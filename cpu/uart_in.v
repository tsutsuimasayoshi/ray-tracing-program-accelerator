==> flow/design.v <==
module uart_in #(CLK_PER_HALF_BIT = 434) (
               input wire rxd,
               output reg[31:0] recv_data,
               output reg recv_valid,
               input wire clk,
               input wire rstn);
   reg [1:0] status;
   reg [31:0] data;
   wire [7:0] rdata;
   wire rx_ready;
   wire ferr;
   localparam s_1 = 0;
   localparam s_2 = 1;
   localparam s_3 = 2;
   localparam s_4 = 3;
   uart_rx #(CLK_PER_HALF_BIT) u2(rdata, rx_ready, ferr, rxd, clk, rstn);
   always @(posedge clk) begin
      if (~rstn) begin
        status <= s_1;
        recv_valid <= 0;
      end else begin
        if (status == s_1 && rx_ready) begin
          recv_data[7:0] <= rdata;
          status <= s_2;
        end else if (status == s_2 && rx_ready) begin
          recv_data[15:8] <= rdata;
          status <= s_3;
        end else if (status == s_3 && rx_ready) begin
          recv_data[23:16] <= rdata;
          status <= s_4;
        end else if (status == s_4 && rx_ready) begin
          recv_data[31:24] <= rdata;
          recv_valid <= 1;
          status <= s_1;
        end
        if (recv_valid) begin
          recv_valid <= 0;
        end
      end
   end
endmodule
`default_nettype none
module uart_rx #(CLK_PER_HALF_BIT = 434) (
               output logic [7:0] rdata,
               output logic       rdata_ready,
               output logic       ferr,
               input wire         rxd,
               input wire         clk,
               input wire         rstn);
   localparam e_clk_bit = CLK_PER_HALF_BIT * 2 - 1;
   localparam e_clk_start_bit = CLK_PER_HALF_BIT-1;
   localparam e_clk_stop_bit = (CLK_PER_HALF_BIT*19)/20 - 1;
   logic [7:0]                  rxbuf;
   logic [3:0]                  status;
   logic [31:0]                 counter;
   logic                        next;
   logic                        start;
   logic                        fin_stop_bit;
   logic                        rst_ctr;
   (* ASYNC_REG = "true" *) reg [2:0] reg1;
   localparam s_wait = 0;
   localparam s_start_bit = 1;
   localparam s_bit_0 = 2;
   localparam s_bit_1 = 3;
   localparam s_bit_2 = 4;
   localparam s_bit_3 = 5;
   localparam s_bit_4 = 6;
   localparam s_bit_5 = 7;
   localparam s_bit_6 = 8;
   localparam s_bit_7 = 9;
   localparam s_stop_bit = 10;
   localparam s_send_bit = 11;
   always @(posedge clk) begin
      if (~rstn) begin
         counter <= 0;
         next <= 0;
         start <=0;
      end else begin
         if (counter == e_clk_bit || rst_ctr) begin
            counter <= 0;
         end else if (status != s_wait) begin
            counter <= counter + 1;
         end
         if (~rst_ctr && counter == e_clk_bit) begin
            next <= 1;
         end else begin
            next <= 0;
         end
         if (~rst_ctr && counter == e_clk_start_bit) begin
            start <= 1;
         end else begin
            start <= 0;
         end
         if (~rst_ctr && counter == e_clk_stop_bit) begin
            fin_stop_bit <= 1;
         end else begin
            fin_stop_bit <= 0;
         end
      end
   end
   always @(posedge clk) begin
       if (~rstn) begin
          rxbuf <= 8'b0;
          rdata <= 8'b0;
          status <= s_wait;
          rst_ctr <= 0;
          ferr <= 0;
          rdata_ready <= 0;
          reg1[0] <= 1;
       end else begin
          rst_ctr <= 0;
          ferr <= 0;
          rdata_ready <= 0;
          reg1 <= {rxd,reg1[2:1]};
          if (status == s_wait) begin
             if (reg1[0] == 0 && reg1[1] == 0 && reg1[2] == 0) begin
               status <= s_start_bit;
               rst_ctr <= 1;
             end
          end else if (status == s_start_bit) begin
             if (start) begin
               status <= s_bit_0;
               rst_ctr <= 1;
             end
          end else if (status == s_stop_bit) begin
             if (next) begin
               if (reg1[0] == 1'b0) begin
                 ferr <= 1;
               end
               status <= s_send_bit;
             end
          end else if (status == s_send_bit) begin
             if (fin_stop_bit) begin
               rdata <= rxbuf;
               rdata_ready <= 1;
               status <= s_wait;
               rst_ctr <= 1;
             end
          end else if (next) begin
               rxbuf <= {reg1[0],rxbuf[7:1]};
               status <= status +1;
           end
       end
    end
endmodule
`default_nettype wire
# Tool chain data of uart_in
# Tool output for the design above, in the order of the flow.
# Line numbers count from 1 in the design file above.
# The mark -- stands for no value.
[inputs]
design = "uart_in"
clock_port = "clk"
cell_library = "sky130hd"
pvt_corner = "tt_025C_1v80"

# Word level
# Yosys after proc, flatten, opt, wreduce and memory -nomap, before mapping. Memory bits, and registers merged into a memory's read port (data or address), are not among the register bits. Print and check cells are not counted. Equal cells are merged and count once.
[classes]
addsub = 2
muxes = 24
equal = 13
logic = 12
reduce_logical = 27
[op_table]
columns = ["op", "n"]
rows = [
  ["== test 32 x 9 -> 1 bit (second input constant)", 2],
  ["two-way mux 4 bit", 9],
  ["adder 32 x 1 -> 32 bit (second input constant)", 1],
  ["== test 32 x 10 -> 1 bit (second input constant)", 1],
  ["AND reduction 5 bit", 4],
  ["inverter 1 bit", 12],
  ["nonzero test 4 bit", 3],
  ["two-way mux 1 bit", 12],
  ["logical AND 1 bit", 9],
  ["== test 4 bit (second input constant)", 2],
  ["two-way mux 2 bit", 3],
  ["!= test 5 x 1 -> 1 bit (second input constant)", 1],
  ["OR reduction 5 bit", 1],
  ["== test 2 bit (second input constant)", 2],
  ["OR reduction 2 bit", 2],
  ["adder 4 x 1 -> 4 bit (second input constant)", 1],
  ["== test 4 x 1 -> 1 bit (second input constant)", 1],
  ["!= test 4 x 1 -> 1 bit (second input constant)", 1],
  ["zero test 4 bit", 1],
  ["AND reduction 4 bit", 1],
  ["!= test 3 x 1 -> 1 bit (second input constant)", 1],
  ["AND reduction 3 bit", 1],
  ["nonzero test 3 bit", 1],
  ["OR reduction 3 bit", 1],
  ["== test 2 x 1 -> 1 bit (second input constant)", 1],
  ["!= test 2 bit (second input constant)", 1],
  ["zero test 2 bit", 1],
  ["AND reduction 2 bit", 1],
  ["logical OR 1 bit", 1],
]
[word_totals]
out_inout_bits = 33
reg_bits = 95

# Depth
# Depth = most cells in a row (Yosys ltp): at word level without a register or memory, in the mapped netlist without a sequential cell, where the memories' decode and read muxes count.
[depth]
word_depth = 6
abc_area = 0
mapped_depth = 8
ltp_nobuf = 7

# Synthesis result
# Source: synth_stat.txt of the flow (Yosys; design flattened, memories mapped). It holds for the ABC_AREA given above (unset counts as 0); a run with the other value may have another netlist.
# The area totals of this step are shown rounded.
[synth_totals]
flip_flops = 97
mapped_area_um2 = 4000
stdcells = 367
[by_type]
columns = ["cell", "n", "area_total_um2"]
rows = [
  ["sky130_fd_sc_hd__dfxtp_1", 62, 1241.19],
  ["sky130_fd_sc_hd__edfxtp_1", 35, 1.05E+03],
  ["sky130_fd_sc_hd__nor2_1", 46, 172.666],
  ["sky130_fd_sc_hd__mux2i_1", 12, 120.115],
  ["sky130_fd_sc_hd__xor2_1", 13, 113.859],
  ["sky130_fd_sc_hd__a21oi_1", 21, 105.101],
  ["sky130_fd_sc_hd__nand2_1", 28, 105.101],
  ["sky130_fd_sc_hd__xnor2_1", 12, 105.101],
  ["sky130_fd_sc_hd__nand3_1", 20, 100.096],
  ["sky130_fd_sc_hd__nand4_1", 13, 81.328],
  ["sky130_fd_sc_hd__ha_1", 6, 75.072],
  ["sky130_fd_sc_hd__nor4_1", 10, 62.56],
  ["sky130_fd_sc_hd__and3_1", 6, 37.536],
  ["sky130_fd_sc_hd__or3_1", 6, 37.536],
  ["sky130_fd_sc_hd__o21ai_0", 7, 35.034],
  ["sky130_fd_sc_hd__buf_6", 3, 33.782],
  ["sky130_fd_sc_hd__nor2b_1", 5, 31.28],
  ["sky130_fd_sc_hd__nor3_1", 6, 30.029],
]
# Not listed: further types 32, cells in them 56.
# By module: a second synthesis without flattening, with its own total; a netlist apart from the flattened one above.
[hier_totals]
hier_cells = 391
area_unflattened_um2 = 4200
# Rows give one instance, submodules left out.
[modules]
columns = ["module", "n_inst", "area_um2", "cells"]
rows = [
  ["uart_rx #(CLK_PER_HALF_BIT=434)", 1, 3000, 335],
  ["uart_in", 1, 1200, 56],
]

# Worst setup path after synthesis
# Path of least setup slack by OpenSTA after synthesis, without wires, with an ideal clock, recovery checks aside; 20% of the period is set as input and as output delay. Where synthesis merged equal registers, the netlist keeps one of their names.
[synth_path]
path_type = "input port to flip-flop"
startpoint = "in rstn"
endpoint = "reg recv_data[10]"
arrival_time_ps = 1613
in_delay_ps = 554
stages = 3
period_ps = 2770
path_delay_ps = 1444
path_slack_ps = 771
synth_period_reached_ps = 1999
# "path_delay_ps" = arrival - input delay + setup time.
# "stages": output pins that drive a net of the path, with the launching flip-flop's if there is one; two outputs of one cell count as two.
# "synth_period_reached_ps" is the clock period less the worst setup slack; recovery checks do not enter. This is arithmetic on one report: input and output delays are still those of the set period (20% each).
# Between the ends stands the longest chain of elaborated cells between them, by number of cells; it is not shown to be the way that was timed. Of several equally long chains one is given.
# Each line given opens the expression or statement behind the cell; cells for indexed reads and writes are added by Yosys, which also makes memories of some case tables.
[synth_between]
cell_sequence = "sky130_fd_sc_hd__clkbuf_1 > sky130_fd_sc_hd__nand2_1 > sky130_fd_sc_hd__nor3b_1"
elab_chain_cells = 1
[synth_rtl]
columns = ["element", "line", "rtl"]
rows = [
  ["start, declared", 6, "input wire rstn);"],
  ["AND reduction 3 bit", "--", ""],
  ["end, assigned", 26, "recv_data[15:8] <= rdata;"],
  ["end, declared", 3, "output reg[31:0] recv_data,"],
]

# Path in the finished layout
# From the final timing report of run 1: the path of least setup slack in the routed layout; clock arrival at registers is part of the times.
# The report prints the path's times to 10 ps; the period is as set.
[layout_path]
path_type = "flip-flop to flip-flop"
startpoint = "reg u2.counter[30]"
endpoint = "reg u2.counter[1]"
arrival_time_ps = 2160
period_ps = 1770
stages = 7
path_slack_ps = -150
# Between the ends stands the longest chain of elaborated cells between them, by number of cells; it is not shown to be the way that was timed. Of several equally long chains one is given.
# At most two assigning lines are given for a register; there are more.
[layout_between]
cell_sequence = "sky130_fd_sc_hd__dfxtp_1 > sky130_fd_sc_hd__nor4_4 > sky130_fd_sc_hd__nand4_1 > sky130_fd_sc_hd__or4_4 > sky130_fd_sc_hd__nand2_8 > sky130_fd_sc_hd__buf_12 > sky130_fd_sc_hd__a211oi_2"
elab_chain_cells = 3
[layout_rtl]
columns = ["element", "line", "rtl"]
rows = [
  ["start, declared", 55, "logic [31:0]                 counter;"],
  ["start, assigned", 75, "counter <= 0;"],
  ["start, assigned", 82, "counter <= counter + 1;"],
  ["== test 32 x 10 -> 1 bit", 79, "if (counter == e_clk_bit || rst_ctr) begin"],
  ["logical OR 1 bit", 79, ""],
  ["OR reduction 2 bit", "--", ""],
  ["end, assigned", 80, "counter <= 0;"],
  ["end, assigned", 82, ""],
  ["end, declared", 55, ""],
]

# Measured results for uart_in: 2 stored runs of the Yosys and OpenROAD flow on sky130hd. The settings differ; the order carries no meaning. The constraints put input and output delay at 20% of the set period each and load the outputs with 0.01 pF.
# By "achieved_period_ps" is meant the clock period of the run minus its worst setup slack. This is arithmetic on one report: input and output delays are still those of the set period (20% each).
# "worstPathTime_ps" = time allowed to the worst setup path (clock period - input delay - output delay, where it has them) - its slack; a late launch clock adds to it, a late capture clock takes from it.
# By "design_power_uw" is meant OpenSTA's value without simulated activity: inputs other than the clock are taken to toggle once in ten clock periods, and the tool carries that through the logic.
# "worstPathTime_ps" is given in steps of 10 ps.
# Measured values are rounded.

[[run]]
name = "run 1"
[run.settings]
period_ns = 1.77
CORE_UTILIZATION = 52
CORE_ASPECT_RATIO = 0.62
TNS_END_PERCENT = 65
SLEW_MARGIN = 40
MIN_ROUTING_LAYER = "met1"
MAX_ROUTING_LAYER = "met5"
CAP_MARGIN = 20
CORE_MARGIN = 2
[run.results]
cell_area_final_um2 = 5700
finalUtil_frac = 0.79
post_synth_area_um2 = 4000
timing.setup.ws_ps = -150
design_power_uw = 5900
achieved_period_ps = 1924
timing.setup.tns_ps = -4200
die_um2 = 8300
worst_hold_slack_ps = 420
worstPathTime_ps = 1920
timing.worst_path_kind = "flip-flop to flip-flop"

[[run]]
name = "run 2"
[run.settings]
period_ns = 1.67
CORE_UTILIZATION = 48
PLACE_DENSITY = 0.79
CELL_PAD_IN_SITES_DETAIL_PLACEMENT = 0
MIN_ROUTING_LAYER = "met1"
CAP_MARGIN = 20
CORE_MARGIN = 2
SLEW_MARGIN = 20
[run.results]
cell_area_final_um2 = 5500
finalUtil_frac = 0.68
post_synth_area_um2 = 4000
timing.setup.ws_ps = -200
design_power_uw = 5300
achieved_period_ps = 1870
timing.setup.tns_ps = -7200
die_um2 = 9000
worst_hold_slack_ps = 450
worstPathTime_ps = 1870
timing.worst_path_kind = "flip-flop to flip-flop"
